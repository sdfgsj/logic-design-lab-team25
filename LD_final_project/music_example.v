==> flow/design.v <==
module music_example (
    input clk,
    input rst,
	input [11:0] ibeatNum,
	input en,
    input [15:0] switch,
    input left_button_de,
	output reg [31:0] toneL,
    output reg [31:0] toneR,
    output reg [15:0] led
);
    reg [15:0] led_next;
    always @(posedge clk, posedge rst) begin
        if(rst) begin
            led <= 16'b1000_0000_0000_0000;
        end else begin
            led <= led_next;
        end
    end
    always @* begin
        toneR = 32'd1_0000_0000;
        led_next = led;
        if(en) begin    
            if(0<=ibeatNum && ibeatNum<4) begin
                if(switch[15]) begin
                    toneR = 32'd130;
                end
                led_next = 1<<15;
            end else if(4<=ibeatNum && ibeatNum<8) begin
                if(switch[14] && !left_button_de) begin
                    toneR = 32'd311;
                end
                led_next = 1<<14;
            end else if(8<=ibeatNum && ibeatNum<12) begin
                if(switch[13] && !left_button_de) begin
                    toneR = 32'd330;
                end
                led_next = 1<<13;
            end else if(12<=ibeatNum && ibeatNum<16) begin
                if(switch[12] && !left_button_de) begin
                    toneR = 32'd130;
                end
                led_next = 1<<12;
            end else if(16<=ibeatNum && ibeatNum<20) begin
                if(switch[11] && !left_button_de) begin
                    toneR = 32'd147;
                end
                led_next = 1<<11;
            end else if(20<=ibeatNum && ibeatNum<24) begin
                if(switch[10] && !left_button_de) begin
                    toneR = 32'd247;
                end
                led_next = 1<<10;
            end else if(24<=ibeatNum && ibeatNum<28) begin
                if(switch[9]) begin
                    toneR = 32'd175;
                end
                led_next = 1<<9;
            end else if(28<=ibeatNum && ibeatNum<32) begin
                if(switch[8] && !left_button_de) begin
                    toneR = 32'd262;
                end
                led_next = 1<<8;
            end else if(32<=ibeatNum && ibeatNum<36) begin
                if(switch[7] && !left_button_de) begin
                    toneR = 32'd220;
                end
                led_next = 1<<7;
            end else if(36<=ibeatNum && ibeatNum<40) begin
                if(switch[6] && !left_button_de) begin
                    toneR = 32'd147;
                end
                led_next = 1<<6;
            end else if(40<=ibeatNum && ibeatNum<44) begin
                if(switch[5]) begin
                    toneR = 32'd130;
                end
                led_next = 1<<5;
            end else if(44<=ibeatNum && ibeatNum<48) begin
                if(switch[4] && !left_button_de) begin
                    toneR = 32'd130;
                end
                led_next = 1<<4;
            end else if(48<=ibeatNum && ibeatNum<52) begin
                if(switch[3]) begin
                    toneR = 32'd147;
                end
                led_next = 1<<3;
            end else if(52<=ibeatNum && ibeatNum<56) begin
                if(switch[2] && !left_button_de) begin
                    toneR = 32'd130;
                end
                led_next = 1<<2;
            end else if(56<=ibeatNum && ibeatNum<60) begin
                if(switch[1]) begin
                    toneR = 32'd147;
                end
                led_next = 1<<1;
            end else if(60<=ibeatNum && ibeatNum<64) begin
                if(switch[0] && !left_button_de) begin
                    toneR = 32'd262;
                end
                led_next = 1;
            end else begin
                led_next = 65535;
                toneR = 32'd1_0000_0000;
            end
        end
    end
    always @(*) begin
        toneL = toneR;
    end
endmodule
# ---- From RTL to reports: music_example
# The steps from the RTL of music_example to its reports follow in flow order.
# Line numbers count from 1 in the design file above.
# Cell names lack the library's common part.
# A cell with n/a has no value.
dict set report setup {
  design {music_example}
  clock_port {clk}
  cell_library {sky130hd}
  pvt_corner {tt_025C_1v80}
}

# ---- Word level
# Source: Yosys, flattened and elaborated, memories not mapped. Widths are those after wreduce; folded enables and synchronous resets count as part of the registers. Registers that Yosys merges into a memory's read port (data or address) are not register bits. Print and check cells do not count. Equal cells are merged and count once.
dict set report op_classes {
  n_cmp 32
  n_mux 49
  reduce_logical 28
}
# cell count
set ops {}
lappend ops {{27-bit two-way mux} 33}
lappend ops {{16-bit two-way mux} 16}
lappend ops {{12-bit by 6-bit < comparator with 1-bit output (second input constant)} 8}
lappend ops {{6-bit by 12-bit less-or-equal comparator with 1-bit output (first input constant)} 8}
lappend ops {{12-bit by 5-bit < comparator with 1-bit output (second input constant)} 4}
lappend ops {{5-bit by 12-bit less-or-equal comparator with 1-bit output (first input constant)} 4}
lappend ops {{1-bit logical AND} 27}
lappend ops {{12-bit by 4-bit < comparator with 1-bit output (second input constant)} 2}
lappend ops {{4-bit by 12-bit less-or-equal comparator with 1-bit output (first input constant)} 2}
lappend ops {{1-bit by 12-bit less-or-equal comparator with 1-bit output (first input constant)} 1}
lappend ops {{12-bit by 3-bit < comparator with 1-bit output (second input constant)} 1}
lappend ops {{12-bit by 7-bit < comparator with 1-bit output (second input constant)} 1}
lappend ops {{3-bit by 12-bit less-or-equal comparator with 1-bit output (first input constant)} 1}
lappend ops {{1-bit zero test} 1}
dict set report bits {
  ff_bits 16
  inputBits 32
  elab_cells 110
}

# ---- Longest topological paths
# Depth = most cells in a row (Yosys ltp): at word level without a register or memory, in the mapped netlist without a sequential cell, where the memories' decode and read muxes count.
dict set report depth {
  depth_word 20
  abc_area 0
  depth_mapped 8
  ltp_nobuf 5
}

# ---- After synthesis
# Yosys stat after the flow's synthesis: flattened, memories mapped to cells. It holds for the ABC_AREA given above (unset counts as 0); a run with the other value may have another netlist.
dict set report mapped {
  stdcells 234
  yosys_area_um2 1824.2
  flip_flops 16
  buf_cells 68
}
# type count type_area_um2
set types {}
lappend types {buf_4 54 405.389}
lappend types {dfrtp_1 15 375.36}
lappend types {a21oi_1 22 110.106}
lappend types {nor2_1 27 101.347}
lappend types {a31oi_1 13 81.328}
lappend types {nand2b_1 9 56.304}
lappend types {buf_6 4 45.043}
lappend types {clkbuf_8 3 41.29}
lappend types {nor2b_1 6 37.536}
lappend types {o21a_1 5 37.536}
lappend types {nand3_1 7 35.034}
lappend types {nand2_1 8 30.029}
lappend types {dfstp_2 1 26.275}
lappend types {nor3_1 4 20.019}
lappend types {o21ba_2 2 20.019}
lappend types {inv_1 5 18.768}
lappend types {nand4_1 3 18.768}
lappend types {a221oi_1 2 17.517}
# Not listed: further types 32, cells in them 44.

# ---- Timing after synthesis
# Source: OpenSTA report_checks on the synthesized netlist (no wires, ideal clock, input and output delay 20% of the period each), path of least setup slack; recovery checks are left aside. Register names are those of the netlist, which keeps one name where synthesis merged equal registers.
dict set report synth_timing {
  kind {input port to output port}
  from {input port ibeatNum[4]}
  to {output port toneL[14]}
  clock_period_ns 5.29
  in_delay_ns 1.058
  t_first_pin_ns 1.058
  arrival_ns 2.884
  t_required_ns 4.232
  slack_ns 1.348
  path_delay_ns 1.826
  driving_pins 6
  n_path_buf 2
  period_less_setup_slack_ns 3.942
}
# "path_delay_ns" is the arrival time less input delay plus setup time.
# At an output port there is no setup time.
# "driving_pins": output pins that drive a net of the path, with the launching flip-flop's if there is one; two outputs of one cell count as two.
# "period_less_setup_slack_ns" is the clock period less the worst setup slack; recovery checks do not enter. This is arithmetic on one report: input and output delays are still those of the set period (20% each).
# The rows between start and end are the longest chain of elaborated cells between them; the timing report does not say that the signal goes this way. Where chains are equally long, one stands for them.
# Each line given opens the expression or statement behind the cell; cells for indexed reads and writes are added by Yosys, which also makes memories of some case tables.
dict set report synth_via {
  path_cell_list {buf_6 -> nor2_1 -> nand3_1 -> o41ai_1 -> a31o_1 -> buf_4}
  elab_chain_cells 19
  cone_cells 65
  cone_lines 17
}
# element line
set synth_lines {}
lappend synth_lines {{from (decl)} 4} ;# input [11:0] ibeatNum,
lappend synth_lines {{6-bit by 12-bit less-or-equal comparator with 1-bit output} 99} ;# end else if(60<=ibeatNum && ibeatNum<64) begin
lappend synth_lines {{1-bit logical AND} 99}
lappend synth_lines {{27-bit two-way mux} 99}
lappend synth_lines {{27-bit two-way mux} 94} ;# end else if(56<=ibeatNum && ibeatNum<60) begin
lappend synth_lines {{27-bit two-way mux} 89} ;# end else if(52<=ibeatNum && ibeatNum<56) begin
lappend synth_lines {{27-bit two-way mux} 84} ;# end else if(48<=ibeatNum && ibeatNum<52) begin
lappend synth_lines {{27-bit two-way mux} 79} ;# end else if(44<=ibeatNum && ibeatNum<48) begin
lappend synth_lines {{[... 5 more ...]} n/a}
lappend synth_lines {{27-bit two-way mux} 49} ;# end else if(20<=ibeatNum && ibeatNum<24) begin
lappend synth_lines {{27-bit two-way mux} 44} ;# end else if(16<=ibeatNum && ibeatNum<20) begin
lappend synth_lines {{27-bit two-way mux} 39} ;# end else if(12<=ibeatNum && ibeatNum<16) begin
lappend synth_lines {{27-bit two-way mux} 34} ;# end else if(8<=ibeatNum && ibeatNum<12) begin
lappend synth_lines {{27-bit two-way mux} 29} ;# end else if(4<=ibeatNum && ibeatNum<8) begin
lappend synth_lines {{27-bit two-way mux} 24} ;# if(0<=ibeatNum && ibeatNum<4) begin
lappend synth_lines {{27-bit two-way mux} 23} ;# if(en) begin
lappend synth_lines {{to (decl)} 8} ;# output reg [31:0] toneL,
# Nets of the timed path that keep an RTL name, with a line that drives or declares them; the list need not be complete.
# net line
set synth_named_nets {}
lappend synth_named_nets {toneL[13] 23}

# ---- Path in the finished layout
# Path of least setup slack in the final report of stored run 2 (OpenROAD, finished layout, wires in). Where an end is a register, its clock arrival counts in the times.
dict set report layout_timing {
  kind {input port to output port}
  from {input port ibeatNum[6]}
  to {output port toneR[7]}
  clock_period_ns 3.76
  in_delay_ns 0.75
  t_first_pin_ns 0.75
  arrival_ns 2.92
  t_required_ns 3.01
  slack_ns 0.09
  driving_pins 10
  n_path_buf 5
}
# The rows between start and end are the longest chain of elaborated cells between them; the timing report does not say that the signal goes this way. Where chains are equally long, one stands for them.
dict set report layout_via {
  path_cell_list {clkdlybuf4s50_1 -> nor2_1 -> nand2_1 -> buf_4 -> a31oi_1 -> buf_4 -> a311oi_2 -> buf_4 -> o21ba_2 -> dlygate4sd2_1}
  elab_chain_cells 19
  cone_cells 65
  cone_lines 17
}
# element line
set layout_lines {}
lappend layout_lines {{from (decl)} 4} ;# input [11:0] ibeatNum,
lappend layout_lines {{6-bit by 12-bit less-or-equal comparator with 1-bit output} 99} ;# end else if(60<=ibeatNum && ibeatNum<64) begin
lappend layout_lines {{1-bit logical AND} 99}
lappend layout_lines {{27-bit two-way mux} 99}
lappend layout_lines {{27-bit two-way mux} 94} ;# end else if(56<=ibeatNum && ibeatNum<60) begin
lappend layout_lines {{27-bit two-way mux} 89} ;# end else if(52<=ibeatNum && ibeatNum<56) begin
lappend layout_lines {{27-bit two-way mux} 84} ;# end else if(48<=ibeatNum && ibeatNum<52) begin
lappend layout_lines {{27-bit two-way mux} 79} ;# end else if(44<=ibeatNum && ibeatNum<48) begin
lappend layout_lines {{[... 5 more ...]} n/a}
lappend layout_lines {{27-bit two-way mux} 49} ;# end else if(20<=ibeatNum && ibeatNum<24) begin
lappend layout_lines {{27-bit two-way mux} 44} ;# end else if(16<=ibeatNum && ibeatNum<20) begin
lappend layout_lines {{27-bit two-way mux} 39} ;# end else if(12<=ibeatNum && ibeatNum<16) begin
lappend layout_lines {{27-bit two-way mux} 34} ;# end else if(8<=ibeatNum && ibeatNum<12) begin
lappend layout_lines {{27-bit two-way mux} 29} ;# end else if(4<=ibeatNum && ibeatNum<8) begin
lappend layout_lines {{27-bit two-way mux} 24} ;# if(0<=ibeatNum && ibeatNum<4) begin
lappend layout_lines {{27-bit two-way mux} 23} ;# if(en) begin
lappend layout_lines {{to (decl)} 9} ;# output reg [31:0] toneR,

FLOW RESULTS
============

Flow measurements of music_example on sky130hd: 2 stored runs with different settings, listed in no order. Input and output delays are each 20% of the period that was set; the output load is 0.01 pF.
By "worst_path_time_ns" is meant the share of the clock period that the worst setup path is allowed (20% is reserved at inputs, 20% at outputs), minus its slack. Clock arrival times at its registers enter into it.
"fin_power_w" is the tool's figure for a default switching activity; nothing was simulated.

[flow] stored run 1: files
==> flow/run.sh <==
#!/bin/bash
# the make line also repeats the synthesis and layout settings of config.mk as NAME=value (left out here)
make -C /OpenROAD-flow-scripts/flow DESIGN_CONFIG=/design/flow/config.mk WORK_HOME=/design/flow/orfs CLKGATE_MAP_FILE= finish
==> flow/config.mk <==
export PLATFORM = sky130hd
export DESIGN_NAME = music_example
export DESIGN_NICKNAME = music_example
export VERILOG_FILES = /design/flow/design.v
export SDC_FILE = /design/flow/constraint.sdc
export NUM_CORES = 4
export LEC_CHECK = 0
export CAP_MARGIN = 20
export CORE_MARGIN = 2
export CORE_UTILIZATION = 64
export SLEW_MARGIN = 20
==> flow/constraint.sdc <==
create_clock -name core_clock -period 3.84 [get_ports {clk}]
set_input_delay 0.7680 -clock core_clock [delete_from_list [all_inputs] [get_ports {clk}]]
set_output_delay 0.7680 -clock core_clock [all_outputs]
set_load 0.01 [all_outputs]

[flow] stored run 1: unfinished; error DPL-0033 in placement

[flow] stored run 2: files
==> flow/run.sh <==
#!/bin/bash
# the make line also repeats the synthesis and layout settings of config.mk as NAME=value (left out here)
make -C /OpenROAD-flow-scripts/flow DESIGN_CONFIG=/design/flow/config.mk WORK_HOME=/design/flow/orfs CLKGATE_MAP_FILE= finish
==> flow/config.mk <==
export PLATFORM = sky130hd
export DESIGN_NAME = music_example
export DESIGN_NICKNAME = music_example
export VERILOG_FILES = /design/flow/design.v
export SDC_FILE = /design/flow/constraint.sdc
export NUM_CORES = 4
export LEC_CHECK = 0
export ABC_AREA = 0
export CAP_MARGIN = 5
export CELL_PAD_IN_SITES_GLOBAL_PLACEMENT = 0
export CORE_MARGIN = 2
export CORE_UTILIZATION = 53
export CTS_CLUSTER_DIAMETER = 70
export GPL_ROUTABILITY_DRIVEN = 1
export MAX_ROUTING_LAYER = met4
export MIN_ROUTING_LAYER = met1
export PLACE_DENSITY_LB_ADDON = 0.17
export SLEW_MARGIN = 20
==> flow/constraint.sdc <==
create_clock -name core_clock -period 3.76 [get_ports {clk}]
set_input_delay 0.7520 -clock core_clock [delete_from_list [all_inputs] [get_ports {clk}]]
set_output_delay 0.7520 -clock core_clock [all_outputs]
set_load 0.01 [all_outputs]

[flow] stored run 2: metrics
[metrics] worst_path_time_ns = 2.16
[metrics] worst_setup_path_type = input port to output port
[metrics] utilization_frac = 0.863
[metrics] die_um2 = 3927.5
[metrics] fin_power_w = 0.0004419
[metrics] setup_ws_ns = 0.091
[metrics] ys_area_um2 = 1824.2
[metrics] ws_hold_ns = 0.492
