==> flow/design.v <==
module player_control (
	input clk, 
	input rst,
	input play_pause,
	input loop_de,
	input [2:0] loop_width,
	input reverse,
	output reg [11:0] ibeat
);
	parameter LEN = 4095;
    reg [11:0] next_ibeat;
	reg [11:0] bound, bound_next;
	always @(posedge clk, posedge rst) begin
		if (rst) begin
			ibeat <= 0;
			bound <= 0;
		end else begin
            ibeat <= next_ibeat;
			bound <= bound_next;
		end
	end
    always @* begin
		next_ibeat = ibeat;
		bound_next = bound;
		if(play_pause) begin	 
			if(!loop_de) begin
				if(reverse) begin
					next_ibeat = (ibeat > 0) ? (ibeat - 1) : LEN-1;
					bound_next = (ibeat - 1 > 0) ? (ibeat - (ibeat%4)) : 0;
				end else begin
					next_ibeat = (ibeat + 1 < LEN) ? (ibeat + 1) : 0;
					bound_next = (ibeat + 1 < LEN) ? (ibeat + 3 - (ibeat%4)) : 0;
				end
			end else begin
				if(reverse) begin
					if(ibeat > 63 - 4*(loop_width-1) || ibeat != bound) begin
						next_ibeat = (ibeat > 0) ? (ibeat - 1) : LEN-1;
					end else begin
						next_ibeat = ibeat + (4*loop_width-1);
					end
				end else begin
					if(ibeat < 4*(loop_width-1) || ibeat != bound) begin	 
						next_ibeat = (ibeat + 1 < LEN) ? (ibeat + 1) : 0;
					end else begin	 
						next_ibeat = ibeat - (4*loop_width-1);	 
					end
				end
			end
		end
    end
endmodule
# ---- Tool chain data of player_control
# What the tools print for player_control, step after step.
# Line numbers count from 1 in the design file above.
# Library cell names are shortened.
# Not given: --
dict set report setup {
  design {player_control}
  clock_port {clk}
  cell_library {sky130hd}
  lib_corner {tt_025C_1v80}
}

# ---- After elaboration
# Source: Yosys, flattened and elaborated, memories not mapped. Widths are those after wreduce. Registers that Yosys merges into a memory's read port (data or address) are not register bits. Print and check cells do not count. Equal cells are merged and count once.
dict set report op_classes {
  equal 1
  add_sub_neg 10
  muxes 10
  reduce_and_logical 3
  bitwise 1
  n_cmp 5
}
# cell n
set op_table {}
lappend op_table {{2-to-1 mux 12 bit} 10}
lappend op_table {{> comparator 12 x 32 -> 1 bit} 1}
lappend op_table {{less-than comparator 12 x 32 -> 1 bit} 1}
lappend op_table {{> comparator 32 x 1 -> 1 bit with constant B} 1}
lappend op_table {{subtractor 6 x 32 -> 32 bit with constant A} 1}
lappend op_table {{subtractor 12 x 2 -> 12 bit} 2}
lappend op_table {{adder 12 x 1 -> 13 bit with constant B} 1}
lappend op_table {{subtractor 12 x 1 -> 13 bit with constant B} 1}
lappend op_table {{less-than comparator 13 x 12 -> 1 bit with constant B} 1}
lappend op_table {{> comparator 12 x 1 -> 1 bit with constant B} 1}
lappend op_table {{adder 12 bit} 1}
lappend op_table {{subtractor 12 bit} 1}
lappend op_table {{!= test 12 bit} 1}
lappend op_table {{adder 12 x 2 -> 12 bit with constant B} 1}
lappend op_table {{subtractor 5 x 1 -> 6 bit with constant B} 1}
lappend op_table {{subtractor 3 x 1 -> 4 bit with constant B} 1}
lappend op_table {{logical OR 1 bit} 2}
lappend op_table {{AND reduction 2 bit} 1}
lappend op_table {{inverter 1 bit} 1}
dict set report word_totals {
  out_inout_bits 12
  register_bits 24
  elab_cells 32
  inputBits 8
}

# ---- Depth
# Yosys ltp: most cells in a row. Word level: on the elaborated netlist, between registers, memories and ports. Mapped: between sequential cells and ports; inverters and the memories' decode and read muxes count.
dict set report depth {
  ltp_word 7
  ABC_AREA 0
  depth_mapped 13
  ltp_nobuf 12
}

# ---- Netlist
# The flow's flattened synthesis, as Yosys stat reports it; memories are mapped. The netlist is that of the ABC_AREA named above (0 if unset); the other value can give another one.
# Totals and module areas in this step are rounded.
dict set report mapped {
  flip_flops 23
  yosys_area_um2 3890
  cell_count 505
}
# type n
set types {}
lappend types {ha_1 53}
lappend types {dfrtp_1 23}
lappend types {xnor2_1 43}
lappend types {inv_1 36}
lappend types {nor2_1 33}
lappend types {a21oi_1 23}
lappend types {nand2_1 30}
lappend types {o21ai_0 21}
lappend types {a211oi_1 13}
lappend types {a221oi_1 11}
lappend types {nand4_1 15}
lappend types {o211ai_1 12}
lappend types {nand3_1 17}
lappend types {nor3_1 17}
lappend types {buf_2 13}
lappend types {nor4_1 10}
lappend types {xor2_1 7}
lappend types {o21a_1 8}
# Not listed: further types 47, cells in them 120.

# ---- Path before layout
# Source: OpenSTA report_checks on the synthesized netlist (no wires, ideal clock, input and output delay 20% of the period each), path of least setup slack; recovery checks are left aside. Register names are those of the netlist, which keeps one name where synthesis merged equal registers.
dict set report synth_path {
  path_type {input to register}
  start {input loop_width[2]}
  end {register ibeat[10]}
  in_delay_ps 980
  path_delay_ps 2761
  t_first_pin_ps 980
  arrival_time_ps 3602
  driving_pins 10
  path_buffers 1
  tclk_ps 4900
  setup_time_ps 139
  setup_slack_ps 1159
  synth_period_reached_ps 3741
}
# "path_delay_ps" is the arrival time less input delay plus setup time.
# "driving_pins": output pins that drive a net of the path, with the launching flip-flop's if there is one; two outputs of one cell count as two.
# "synth_period_reached_ps" = period - worst setup slack (recovery checks aside). The figure is calculated, with input and output delays left at 20% of the set period.
# The rows between start and end are the longest chain of elaborated cells between them; the timing report does not say that the signal goes this way. Where chains are equally long, one stands for them.
# A line is the first line of the expression or statement that the cell stems from. Yosys adds cells for indexed reads and writes and turns some case tables into memories.
dict set report synth_between {
  cell_sequence {or3_1 -> ha_1 -> clkbuf_1 -> nand3b_1 -> or2_2 -> a31o_2 -> a211oi_1 -> a221oi_1 -> o311ai_1 -> o211ai_1}
  elab_chain_len 7
  cells_between 13
  classes_between {add/sub: 5; compare: 2; mux: 4; reduce/logical: 2}
}
# element line_no
set synth_rtl {}
lappend synth_rtl {{start, declared} 6} ;# input [2:0] loop_width,
lappend synth_rtl {{subtractor 3 x 1 -> 4 bit} 36} ;# if(ibeat > 63 - 4*(loop_width-1) || ibeat != bound) begin
lappend synth_rtl {{subtractor 6 x 32 -> 32 bit} 36}
lappend synth_rtl {{> comparator 12 x 32 -> 1 bit} 36}
lappend synth_rtl {{logical OR 1 bit} 36}
lappend synth_rtl {{2-to-1 mux 12 bit} 36}
lappend synth_rtl {{2-to-1 mux 12 bit} 35} ;# if(reverse) begin
lappend synth_rtl {{2-to-1 mux 12 bit} 26} ;# if(!loop_de) begin
lappend synth_rtl {{end, assigned} 15} ;# ibeat <= 0;
lappend synth_rtl {{end, assigned} 18} ;# ibeat <= next_ibeat;
lappend synth_rtl {{end, declared} 8} ;# output reg [11:0] ibeat

# ---- Timing after layout
# Path of least setup slack in the final report of run 2 (OpenROAD, finished layout, wires in). Where an end is a register, its clock arrival counts in the times.
# The report prints the path's times to 10 ps; the period is as set.
dict set report layout_path {
  path_type {input to register}
  start {input loop_width[0]}
  end {register ibeat[2]}
  in_delay_ps 950
  arrival_time_ps 4090
  setup_time_ps 100
  tclk_ps 4740
  path_buffers 1
  driving_pins 13
  setup_slack_ps 830
  t_first_pin_ps 950
}
# The rows between start and end are the longest chain of elaborated cells between them; the timing report does not say that the signal goes this way. Where chains are equally long, one stands for them.
dict set report layout_between {
  cell_sequence {clkdlybuf4s50_1 -> inv_1 -> ha_1 -> xor2_1 -> inv_1 -> ha_1 -> a21o_1 -> a31o_2 -> o311ai_2 -> a211o_2 -> a21oi_1 -> or3_1 -> a221o_1}
  elab_chain_len 7
  cells_between 13
  classes_between {add/sub: 5; compare: 2; mux: 4; reduce/logical: 2}
}
# element line_no
set layout_rtl {}
lappend layout_rtl {{start, declared} 6} ;# input [2:0] loop_width,
lappend layout_rtl {{subtractor 3 x 1 -> 4 bit} 36} ;# if(ibeat > 63 - 4*(loop_width-1) || ibeat != bound) begin
lappend layout_rtl {{subtractor 6 x 32 -> 32 bit} 36}
lappend layout_rtl {{> comparator 12 x 32 -> 1 bit} 36}
lappend layout_rtl {{logical OR 1 bit} 36}
lappend layout_rtl {{2-to-1 mux 12 bit} 36}
lappend layout_rtl {{2-to-1 mux 12 bit} 35} ;# if(reverse) begin
lappend layout_rtl {{2-to-1 mux 12 bit} 26} ;# if(!loop_de) begin
lappend layout_rtl {{end, assigned} 15} ;# ibeat <= 0;
lappend layout_rtl {{end, assigned} 18} ;# ibeat <= next_ibeat;
lappend layout_rtl {{end, declared} 8} ;# output reg [11:0] ibeat

Measured results for player_control: 2 stored runs of the Yosys and OpenROAD flow on sky130hd. The settings differ; the order carries no meaning. The constraints put input and output delay at 20% of the set period each and load the outputs with 0.01 pF.
By "timing.achieved_period_ps" is meant the clock period of the run minus its worst setup slack. This is arithmetic on one report: input and output delays are still those of the set period (20% each).
"worst_path_ps" = time allowed to the worst setup path (clock period - input delay - output delay, where it has them) - its slack; a late launch clock adds to it, a late capture clock takes from it.
By "power_total_mw" is meant OpenSTA's value without simulated activity: inputs other than the clock are taken to toggle once in ten clock periods, and the tool carries that through the logic.
"worst_path_ps" is known to 10 ps.
The measured numbers are rounded.

[flow] run 1: files
==> flow/run.sh <==
#!/bin/bash
# the make line also repeats the synthesis and layout settings of config.mk as NAME=value (left out here)
make -C /OpenROAD-flow-scripts/flow DESIGN_CONFIG=/design/flow/config.mk WORK_HOME=/design/flow/orfs CLKGATE_MAP_FILE= finish
==> flow/config.mk <==
export PLATFORM = sky130hd
export DESIGN_NAME = player_control
export DESIGN_NICKNAME = player_control
export VERILOG_FILES = /design/flow/design.v
export SDC_FILE = /design/flow/constraint.sdc
export NUM_CORES = 4
export LEC_CHECK = 0
export CAP_MARGIN = 20
export CELL_PAD_IN_SITES_DETAIL_PLACEMENT = 1
export CELL_PAD_IN_SITES_GLOBAL_PLACEMENT = 2
export CORE_MARGIN = 10
export CORE_UTILIZATION = 60
export GPL_ROUTABILITY_DRIVEN = 0
export MAX_ROUTING_LAYER = met4
export PLACE_DENSITY_LB_ADDON = 0.08
export SLEW_MARGIN = 20
export TNS_END_PERCENT = 70
==> flow/constraint.sdc <==
create_clock -name core_clock -period 2.21 [get_ports {clk}]
set_input_delay 0.4420 -clock core_clock [delete_from_list [all_inputs] [get_ports {clk}]]
set_output_delay 0.4420 -clock core_clock [all_outputs]
set_load 0.01 [all_outputs]

[flow] run 1: not finished: placement ended with error FLW-0024

[flow] run 2: files
==> flow/run.sh <==
#!/bin/bash
# the make line also repeats the synthesis and layout settings of config.mk as NAME=value (left out here)
make -C /OpenROAD-flow-scripts/flow DESIGN_CONFIG=/design/flow/config.mk WORK_HOME=/design/flow/orfs CLKGATE_MAP_FILE= finish
==> flow/config.mk <==
export PLATFORM = sky130hd
export DESIGN_NAME = player_control
export DESIGN_NICKNAME = player_control
export VERILOG_FILES = /design/flow/design.v
export SDC_FILE = /design/flow/constraint.sdc
export NUM_CORES = 4
export LEC_CHECK = 0
export CAP_MARGIN = 0
export CELL_PAD_IN_SITES_GLOBAL_PLACEMENT = 2
export CORE_MARGIN = 9
export CORE_UTILIZATION = 49
export CTS_CLUSTER_DIAMETER = 224
export CTS_CLUSTER_SIZE = 53
export PLACE_DENSITY_LB_ADDON = 0.26
export SETUP_SLACK_MARGIN = 0.67
export SLEW_MARGIN = 20
export TNS_END_PERCENT = 25
==> flow/constraint.sdc <==
create_clock -name core_clock -period 4.74 [get_ports {clk}]
set_input_delay 0.9480 -clock core_clock [delete_from_list [all_inputs] [get_ports {clk}]]
set_output_delay 0.9480 -clock core_clock [all_outputs]
set_load 0.01 [all_outputs]

[flow] run 2: metrics
[metrics] timing.hold.ws_ps = 514
[metrics] stdcell_area_um2 = 4260
[metrics] worst_path_ps = 2960
[metrics] timing.worst_path_kind = input to register
[metrics] die_area_um2 = 11500
[metrics] yosys.chip_area_um2 = 3890
[metrics] setup_worst_slack_ps = 829
[metrics] timing.achieved_period_ps = 3911
[metrics] power_total_mw = 2.28
[metrics] setupTns_ps = 0
